==> flow/design.v <==
module spi_slave_rx (
    input  logic        sclk,
    input  logic        cs,
    input  logic        mosi,
    input  logic [ 7:0] counter_in,
    input  logic        counter_in_upd,
    output logic [31:0] data,
    output logic        data_ready
);
  reg   [31:0] data_int;
  reg   [31:0] data_int_next;
  reg   [ 7:0] counter;
  reg   [ 7:0] counter_trgt;
  reg   [ 7:0] counter_next;
  reg   [ 7:0] counter_trgt_next;
  logic        running;
  logic        running_next;
  assign data = data_int_next;
  always_comb begin
    if (counter_in_upd) counter_trgt_next = counter_in;
    else if (counter_trgt == 8'h1) counter_trgt_next = 8'h7;
    else counter_trgt_next = counter_trgt;
    if (counter_in_upd) running_next = 1'b1;
    else if (counter == counter_trgt) running_next = 1'b0;
    else running_next = running;
    if (running) begin
      if (counter == counter_trgt) begin
        counter_next = 'h0;
        data_ready   = 1'b1;
      end else begin
        counter_next = counter + 1;
        data_ready   = 1'b0;
      end
      data_int_next = {data_int[30:0], mosi};
    end else begin
      counter_next  = counter;
      data_ready    = 1'b0;
      data_int_next = data_int;
    end
  end
  always @(posedge sclk or posedge cs) begin
    if (cs == 1'b1) begin
      counter      <= 0;
      counter_trgt <= 'h1;
      data_int     <= 'h0;
      running      <= 'h1;
    end else begin
      counter      <= counter_next;
      counter_trgt <= counter_trgt_next;
      data_int     <= data_int_next;
      running      <= running_next;
    end
  end
endmodule
# From RTL to reports: spi_slave_rx
# What the tools print for spi_slave_rx, step after step.
# Line numbers count from 1 in the design file above.
# Cell names lack the library's common part.
inputs:
  top_module: "spi_slave_rx"
  clock_port: "sclk"
  lib: "sky130hd"
  lib_corner: "tt_025C_1v80"

# Word level
# Source: Yosys, flattened and elaborated, memories not mapped. Widths are those after wreduce. Registers that Yosys merges into a memory's read port (data or address) are not register bits. Print and check cells do not count. Equal cells are merged and count once.
bits:
  latch_bits: 0
  mem_count: 0
  out_inout_bits: 33
  wordCells: 17
  in_bits: 12
  clocked_rd_ports_x_width: 0
  ram_bits: 0
  reg_bits: 49
  romBits: 0
op_classes:
  bitwise: 0
  n_cmp: 0
  equal: 2
  div_mod_pow: 0
  add_sub_neg: 1
  muxes: 8
  n_shift: 0
  reduce_and_logical: 2
  mul: 0
op_table:
  columns: ["op", "count"]
  rows:
  - ["2-to-1 mux 32 bit", 1]
  - ["2-to-1 mux 8 bit", 3]
  - ["adder 8 x 1 -> 8 bit with constant B", 1]
  - ["equality test 8 x 1 -> 1 bit with constant B", 1]
  - ["equality test 8 bit", 1]
  - ["nonzero test 2 bit", 2]
  - ["2-to-1 mux 1 bit", 4]

# Longest topological paths
# Longest topological path by Yosys (ltp), each cell counted once; first at word level (registers and memories cut), then after technology mapping (sequential cells cut; the memories' decode and read muxes count).
depth:
  depth_word: 3
  ABC_AREA: 0
  ltp_mapped: 5
  mapped_depth_nobuf: 4

# Mapped cells and area
# Yosys stat after the flow's synthesis: flattened, memories mapped to cells. It holds for the ABC_AREA given above (unset counts as 0); a run with the other value may have another netlist.
mapped:
  ffs: 49
  buffers: 5
  yosys_area_mm2: 0.0020194
  stdcells: 143
  seqArea_mm2: 0.0012287
types:
  columns: ["type", "count", "area_total_um2"]
  rows:
  - ["dfrtp_1", 47, 1.18E+03]
  - ["mux2_2", 38, 427.91]
  - ["xnor2_1", 8, 70.067]
  - ["dfstp_2", 2, 52.55]
  - ["xor2_1", 6, 52.55]
  - ["nor2_1", 6, 22.522]
  - ["nor4_4", 1, 21.27]
  - ["nand2_1", 5, 18.768]
  - ["nand4_1", 3, 18.768]
  - ["a21oi_1", 3, 15.014]
  - ["buf_2", 3, 15.014]
  - ["inv_1", 4, 15.014]
  - ["nand3_1", 3, 15.014]
  - ["ha_1", 1, 12.512]
  - ["nor2b_1", 2, 12.512]
  - ["and4_1", 1, 8.758]
  - ["nor4b_1", 1, 8.758]
  - ["o2bb2ai_1", 1, 8.758]
# Not listed: further types 8, cells in them 8.

# Path before layout
# OpenSTA on the mapped netlist: ideal clock, no wires. The path of least setup slack (recovery checks aside). Input and output delay are each 20% of the period. Register names are those of the netlist, which keeps one name where synthesis merged equal registers.
synth_path:
  kind: "register to output"
  startpoint: "register running"
  endpoint: "output data[10]"
  path_stages: 4
  path_delay_ps: 1250
  n_path_buf: 2
  clock_period_ps: 1740
  output_delay_ps: 348
  t_first_pin_ps: 0
  setup_slack_ps: 142
  arrival_time_ps: 1250
  t_required_ps: 1392
  period_less_setup_slack_ps: 1598
# "path_delay_ps" is the arrival time less input delay plus setup time.
# At an output port there is no setup time.
# "path_stages" counts driving pins, that of a launching flip-flop among them; a cell with two outputs on the path counts twice.
# "period_less_setup_slack_ps" = period - worst setup slack (recovery checks aside). The figure is calculated, with input and output delays left at 20% of the set period.
# The rows between start and end are the longest chain of elaborated cells between them; the timing report does not say that the signal goes this way. Where chains are equally long, one stands for them.
# Each line given opens the expression or statement behind the cell; cells for indexed reads and writes are added by Yosys, which also makes memories of some case tables.
synth_between:
  path_cell_list: "dfstp_2 > buf_4 > buf_2 > mux2_2"
  elab_chain_cells: 1
  cells_between: 1
  lines_between: 1
  cone_classes: "mux (1)"
synth_rtl:
  columns: ["element", "line_no", "source"]
  rows:
  - ["from (decl)", 16, "logic        running;"]
  - ["from (assign)", 46, "running      <= 'h1;"]
  - ["from (assign)", 51, "running      <= running_next;"]
  - ["2-to-1 mux 32 bit", 26, "if (running) begin"]
  - ["to (decl)", 7, "output logic [31:0] data,"]

# Worst path after layout
# Path of least setup slack in the final report of job 1 (OpenROAD, finished layout, wires in). Where an end is a register, its clock arrival counts in the times.
# The report prints the path's times to 10 ps; the period is as set.
layout_path:
  kind: "register to output"
  startpoint: "register running"
  endpoint: "output data[28]"
  path_stages: 4
  output_delay_ps: 630
  n_path_buf: 2
  t_required_ps: 2520
  clock_period_ps: 3150
  setup_slack_ps: 320
  t_first_pin_ps: 290
  arrival_time_ps: 2200
# The rows between start and end are the longest chain of elaborated cells between them; the timing report does not say that the signal goes this way. Where chains are equally long, one stands for them.
layout_between:
  path_cell_list: "dfstp_2 > buf_4 > mux2_2 > clkdlybuf4s50_1"
  elab_chain_cells: 1
  cells_between: 1
  lines_between: 1
  cone_classes: "mux (1)"
layout_rtl:
  columns: ["element", "line_no", "source"]
  rows:
  - ["from (decl)", 16, "logic        running;"]
  - ["from (assign)", 46, "running      <= 'h1;"]
  - ["from (assign)", 51, "running      <= running_next;"]
  - ["2-to-1 mux 32 bit", 26, "if (running) begin"]
  - ["to (decl)", 7, "output logic [31:0] data,"]

# spi_slave_rx through Yosys and OpenROAD on sky130hd: 2 stored runs, unordered, with their settings and measured results. The constraints put input and output delay at 20% of the set period each and load the outputs with 0.01 pF.
# "achieved_clock_period_ps" = clock period - worst setup slack. The figure is calculated, with input and output delays left at 20% of the set period.
# "worst_path_allowed_less_slack_ps" is the time allowed to the run's worst setup path (the clock period less input and output delay, where it has them) less its slack. Clock arrival times count: a late capture clock shortens it, a late launch clock lengthens it.
# "design_power_uw": no workload was simulated; the value follows from the tool's default switching activity.
# "worst_path_allowed_less_slack_ps" is known to 10 ps.
runs:
  - name: "job 1"
    settings:
      period_ns: 3.15
      CORE_UTILIZATION: 30
      SETUP_SLACK_MARGIN: -0.29
      PLACE_DENSITY_LB_ADDON: 0.16
      CORE_ASPECT_RATIO: 0.61
      CORE_MARGIN: 7
      CELL_PAD_IN_SITES_GLOBAL_PLACEMENT: 1
      CELL_PAD_IN_SITES_DETAIL_PLACEMENT: 0
      ABC_AREA: 0
      CAP_MARGIN: 30
      MIN_ROUTING_LAYER: "met1"
      SLEW_MARGIN: 20
    results:
      tns_setup_ps: 0
      worst_path_allowed_less_slack_ps: 2200
      timing.worst_path_kind: "register to output"
      achieved_clock_period_ps: 2827
      post_synth_area_mm2: 0.0020194
      design_power_uw: 2102
      finalCellArea_mm2: 0.0026663
      design.die.area_mm2: 0.0092954
      ws_setup_ps: 323
  - name: "job 2"
    settings:
      period_ns: 1.14
      CAP_MARGIN: 20
      CORE_MARGIN: 2
      CORE_UTILIZATION: 40
      SLEW_MARGIN: 20
    results:
      tns_setup_ps: -27178
      worst_path_allowed_less_slack_ps: 1600
      timing.worst_path_kind: "register to output"
      achieved_clock_period_ps: 1829
      post_synth_area_mm2: 0.0020194
      design_power_uw: 6336
      finalCellArea_mm2: 0.0030054
      design.die.area_mm2: 0.0056332
      ws_setup_ps: -689
