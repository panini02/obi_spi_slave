==> flow/design.v <==
module spi_slave_obi_plug #(
    parameter OBI_ADDR_WIDTH = 32,
    parameter OBI_DATA_WIDTH = 32
) (
    input logic obi_aclk,
    input logic obi_aresetn,
    output logic                      obi_master_req,
    input  logic                      obi_master_gnt,
    output logic [OBI_ADDR_WIDTH-1:0] obi_master_addr,
    output logic                      obi_master_we,
    output logic [OBI_DATA_WIDTH-1:0] obi_master_w_data,
    output logic [               3:0] obi_master_be,
    input logic obi_master_r_valid,
    input logic [OBI_DATA_WIDTH-1:0] obi_master_r_data,
    input logic [OBI_ADDR_WIDTH-1:0] rxtx_addr,
    input logic rxtx_addr_valid,
    input logic start_tx,
    input logic cs,
    output logic [31:0] tx_data,
    output logic tx_valid,
    input logic tx_ready,
    input logic [31:0] rx_data,
    input logic rx_valid,
    output logic rx_ready,
    input logic [15:0] wrap_length
);
  logic [OBI_ADDR_WIDTH-1:0] curr_addr;
  logic [OBI_ADDR_WIDTH-1:0] next_addr;
  logic [              31:0] curr_data_rx;
  logic [OBI_DATA_WIDTH-1:0] curr_data_tx;
  logic                      sample_fifo;
  logic                      sample_obidata;
  logic                      sample_rxtx_state;
  logic                      rxtx_state;
  logic [               0:0] curr_rxtx_state;   
  logic                      incr_addr_w;
  logic                      incr_addr_r;
  logic [              15:0] tx_counter;
  logic [              15:0] wrap_length_t;
  enum logic [1:0] {
    IDLE,
    OBIADDR,
    OBIRESP,
    DATA
  }
      OBI_CS, OBI_NS;
  assign wrap_length_t = (wrap_length == 0) ? 16'h1 : wrap_length;
  always_ff @(posedge obi_aclk or negedge obi_aresetn) begin
    if (obi_aresetn == 0) begin
      OBI_CS          <= IDLE;
      curr_data_rx    <= 'h0;
      curr_data_tx    <= 'h0;
      curr_addr       <= 'h0;
      curr_rxtx_state <= 'h0;
    end else begin
      OBI_CS <= OBI_NS;
      if (sample_fifo) curr_data_rx <= rx_data;
      if (sample_obidata) curr_data_tx <= obi_master_r_data;
      if (sample_rxtx_state) curr_rxtx_state <= rxtx_state;
      if (rxtx_addr_valid) curr_addr <= rxtx_addr;
      else if (incr_addr_w | incr_addr_r) curr_addr <= next_addr;
    end
  end
  always_ff @(posedge obi_aclk or negedge obi_aresetn) begin
    if (obi_aresetn == 1'b0) tx_counter <= 16'h0;
    else if (start_tx) tx_counter <= 16'h0;
    else if (incr_addr_w | incr_addr_r) begin
      if (tx_counter == wrap_length_t - 1) tx_counter <= 16'h0;
      else tx_counter <= tx_counter + 16'h1;
    end
  end
  always_comb begin
    next_addr = 32'b0;
    if (rxtx_addr_valid) next_addr = rxtx_addr;
    else if (tx_counter == wrap_length_t - 1) next_addr = rxtx_addr;
    else next_addr = curr_addr + 32'h4;
  end
  always_comb begin
    OBI_NS            = IDLE;
    sample_fifo       = 1'b0;
    rx_ready          = 1'b0;
    tx_valid          = 1'b0;
    obi_master_req    = 1'b0;
    obi_master_we     = 1'b0;
    sample_obidata    = 1'b0;
    sample_rxtx_state = 1'b0;
    rxtx_state        = 1'b0;
    incr_addr_w       = 1'b0;
    incr_addr_r       = 1'b0;
    case (OBI_CS)
      IDLE: begin
        if (rx_valid) begin
          sample_fifo       = 1'b1;
          rx_ready          = 1'b1;
          rxtx_state        = 1'b1;
          sample_rxtx_state = 1'b1;
          OBI_NS            = OBIADDR;
        end else if (start_tx && !cs) begin
          rxtx_state = 1'b0;
          sample_rxtx_state = 1'b1;
          OBI_NS = OBIADDR;
        end else begin
          OBI_NS = IDLE;
        end
      end
      OBIADDR: begin
        if (curr_rxtx_state == 1'b1) begin
          obi_master_we = 1'b1;
        end
        obi_master_req = 1'b1;
        if (obi_master_gnt && ((tx_ready && (curr_rxtx_state == 1'b0)) || (curr_rxtx_state == 1'b1))) OBI_NS = OBIRESP;
        else OBI_NS = OBIADDR;
      end
      OBIRESP: begin
        if (obi_master_r_valid) begin
          OBI_NS = IDLE;
          if (curr_rxtx_state == 1'b0) begin
            sample_obidata = 1'b1;
            OBI_NS = DATA;
          end else incr_addr_w = 1'b1;
        end else OBI_NS = OBIRESP;
      end
      DATA: begin
        tx_valid = 1'b1;
        if (cs) begin
          OBI_NS = IDLE;
        end else begin
          if (tx_ready) begin
            if (tx_counter == wrap_length_t - 1) begin
              OBI_NS = IDLE;
            end else begin
              OBI_NS      = OBIADDR;
            end
            incr_addr_r = 1'b1;
          end else begin
            OBI_NS = DATA;
          end
        end
      end
    endcase
  end
  assign tx_data = curr_data_tx;
  assign obi_master_addr   =  curr_addr;
  assign obi_master_w_data    = curr_data_rx;
  assign obi_master_be = 4'b1111;
endmodule
# From RTL to reports: spi_slave_obi_plug
# Tool output for the design above, in the order of the flow.
# Line numbers count from 1 in the design file above.
# Cell names lack the library's common part.
# The mark - stands for no value.
# setup
design,spi_slave_obi_plug
clock,obi_aclk
lib,sky130hd
pvt_corner,tt_025C_1v80

# Word-level counts
# Yosys after proc, flatten, opt, wreduce and memory -nomap, before mapping. Memory bits, and registers merged into a memory's read port (data or address), are not among the register bits. Print and check cells are not counted.
# word_totals
in_bits,121
output_inout_bits,104
regBits,115
# classes
n_addsub,3
mux,33
reduce_and_logical,13
eq_ne,4
n_logic,2
# ops
cell,count
32-bit 2-to-1 mux,3
16-bit 2-to-1 mux,4
16-bit by 32-bit equality test with 1-bit output,1
32-bit by 3-bit adder with 32-bit output with constant B,1
16-bit by 1-bit subtractor with 17-bit output with constant B,1
16-bit by 1-bit adder with 16-bit output with constant B,1
16-bit zero test,1
1-bit case mux with 2-bit select,8
3-bit OR reduction,4
1-bit 2-to-1 mux,12
2-bit 2-to-1 mux,5
2-bit case mux with 4-bit select,1
2-bit equality test with constant B,2
2-bit nonzero test,2
1-bit logical AND,3
2-bit by 1-bit equality test with 1-bit output with constant B,1
2-bit zero test,1
1-bit bitwise OR,1
1-bit logical OR,1
1-bit inverter,1
1-bit zero test,1

# Longest topological paths
# Yosys ltp: most cells in a row. Word level: on the elaborated netlist, between registers, memories and ports. Mapped: between sequential cells and ports; inverters and the memories' decode and read muxes count.
# depth
word_depth,8
ABC_AREA,0
depth_mapped,14
ltp_nobuf,12

# Netlist
# The flow's flattened synthesis, as Yosys stat reports it; memories are mapped. The netlist is that of the ABC_AREA named above (0 if unset); the other value can give another one.
# Totals and module areas in this step are rounded.
# by_type
type,count
dfrtp_1,116
mux2_2,66
mux2_1,18
nand2_1,54
nand3_1,37
xnor2_1,20
xor2_1,13
nand4_1,18
nor2_1,30
nor3_1,18
a31oi_1,14
clkbuf_1,23
and3_1,12
o21ai_0,15
or4_1,10
a21oi_1,12
nand3b_1,8
inv_1,15
# Not listed: further types 50, cells in them 122.
# mapped
flip_flops,117
synth_area_mm2,0.0064
cell_count,621
seqArea_mm2,0.00293
buffers,38

# Worst setup path after synthesis
# Source: OpenSTA report_checks on the synthesized netlist (no wires, ideal clock, input and output delay 20% of the period each), path of least setup slack; recovery checks are left aside. Register names are those of the netlist, which keeps one name where synthesis merged equal registers.
# synth_path
kind,in2reg
startpoint,in wrap_length[6]
endpoint,reg curr_addr[22]
path_slack_ns,0.818
period_ns,5.89
setup_time_ns,0.139
driving_pins,13
in_delay_ns,1.178
path_delay_ns,3.894
arrival_ns,4.933
period_less_setup_slack_ns,5.072
# "path_delay_ns" = arrival - input delay + setup time.
# "driving_pins" counts driving pins, that of a launching flip-flop among them; a cell with two outputs on the path counts twice.
# "period_less_setup_slack_ns" is the clock period less the worst setup slack; recovery checks do not enter. This is arithmetic on one report: input and output delays are still those of the set period (20% each).
# The rows between start and end are the longest chain of elaborated cells between them; the timing report does not say that the signal goes this way. Where chains are equally long, one stands for them.
# Each line given opens the expression or statement behind the cell; cells for indexed reads and writes are added by Yosys, which also makes memories of some case tables.
# At most two assigning lines are given for a register; there are more.
# synth_via
cell_sequence,or4_4 nor4b_4 a21oi_1 ha_1 xnor2_1 a221o_1 a2111oi_0 o2111ai_1 or4_1 nor3b_2 buf_6 nor3_2 or4_4
elab_chain_cells,7
cells_between,7
classes_between,add/sub: 1; eq/ne: 1; mux: 4; reduce/logical: 1
# synth_rtl
element,line_no,source
from (decl),25,input logic [15:0] wrap_length
16-bit zero test,47,assign wrap_length_t = (wrap_length == 0) ? 16'h1 : wrap_length;
16-bit 2-to-1 mux,47,
16-bit by 1-bit subtractor with 17-bit output,75,else if (tx_counter == wrap_length_t - 1) next_addr = rxtx_addr;
16-bit by 32-bit equality test with 1-bit output,75,
32-bit 2-to-1 mux,75,
32-bit 2-to-1 mux,61,else if (incr_addr_w | incr_addr_r) curr_addr <= next_addr;
32-bit 2-to-1 mux,60,if (rxtx_addr_valid) curr_addr <= rxtx_addr;
to (assign),60,
to (assign),61,
to (decl),27,logic [OBI_ADDR_WIDTH-1:0] curr_addr;

# Worst path after layout
# From the final timing report of run 1: the path of least setup slack in the routed layout; clock arrival at registers is part of the times.
# layout_path
kind,in2reg
startpoint,in wrap_length[6]
endpoint,reg curr_addr[20]
path_slack_ns,0.90
driving_pins,14
arrival_ns,5.99
period_ns,6.58
setup_time_ns,0.12
in_delay_ns,1.32
# The rows between start and end are the longest chain of elaborated cells between them; the timing report does not say that the signal goes this way. Where chains are equally long, one stands for them.
# At most two assigning lines are given for a register; there are more.
# layout_via
cell_sequence,clkdlybuf4s50_1 or4_4 nor4b_4 a21oi_1 ha_1 xnor2_1 a221o_1 a2111oi_0 o2111ai_1 or4_1 nor3b_2 buf_4 nor3_1 or3_1
elab_chain_cells,7
cells_between,7
classes_between,add/sub: 1; eq/ne: 1; mux: 4; reduce/logical: 1
# layout_rtl
element,line_no,source
from (decl),25,input logic [15:0] wrap_length
16-bit zero test,47,assign wrap_length_t = (wrap_length == 0) ? 16'h1 : wrap_length;
16-bit 2-to-1 mux,47,
16-bit by 1-bit subtractor with 17-bit output,75,else if (tx_counter == wrap_length_t - 1) next_addr = rxtx_addr;
16-bit by 32-bit equality test with 1-bit output,75,
32-bit 2-to-1 mux,75,
32-bit 2-to-1 mux,61,else if (incr_addr_w | incr_addr_r) curr_addr <= next_addr;
32-bit 2-to-1 mux,60,if (rxtx_addr_valid) curr_addr <= rxtx_addr;
to (assign),60,
to (assign),61,
to (decl),27,logic [OBI_ADDR_WIDTH-1:0] curr_addr;

# Flow measurements of spi_slave_obi_plug on sky130hd: 2 stored runs with different settings, listed in no order. Input and output delays are each 20% of the period that was set; the output load is 0.01 pF.
# "achieved_period_ns": clock period set for the run, less the worst setup slack. It is reckoned from that one timing run; input and output delays stay at 20% of the period that was set.
# "worst_path_allowed_less_slack_ns" means the part of the period allowed to the worst setup path (the constraints hold back 20% at inputs and 20% at outputs) less its slack; where the path has registers, the arrival times of their clocks count too.
# By "design_power_mw" is meant OpenSTA's value without simulated activity: inputs other than the clock are taken to toggle once in ten clock periods, and the tool carries that through the logic.
# The results are shown rounded.
# Among the settings, - means not set for that run.
# Results: - = not shown.
stored run,period_ns,CORE_UTILIZATION,PLACE_DENSITY,HOLD_SLACK_MARGIN,CORE_ASPECT_RATIO,CORE_MARGIN,CELL_PAD_IN_SITES_DETAIL_PLACEMENT,GPL_TIMING_DRIVEN,CAP_MARGIN,SLEW_MARGIN,SETUP_SLACK_MARGIN,PLACE_DENSITY_LB_ADDON,TNS_END_PERCENT,MIN_ROUTING_LAYER,synthArea_mm2,final_die_area_mm2,finalCellArea_mm2,layout_utilization_pct,worstSetupSlack_ns,timing.setup.tns_ns,final_hold_ws_ns,design_power_mw,achieved_period_ns,worst_path_allowed_less_slack_ns,timing.worst_path_kind
run 1,6.58,23,0.56,0.27,1.63,7,1,1,25,20,-,-,-,-,0.0064,0.0328,0.00961,35.3,0.902,0.000,0.487,3.54,5.678,4.36,in2reg
run 2,3.48,67,-,-,-,5,-,-,30,20,0.4,0.13,5,met1,-,-,-,-,-,-,-,-,-,-,-
# Run 2: unfinished; error FLW-0024 in placement
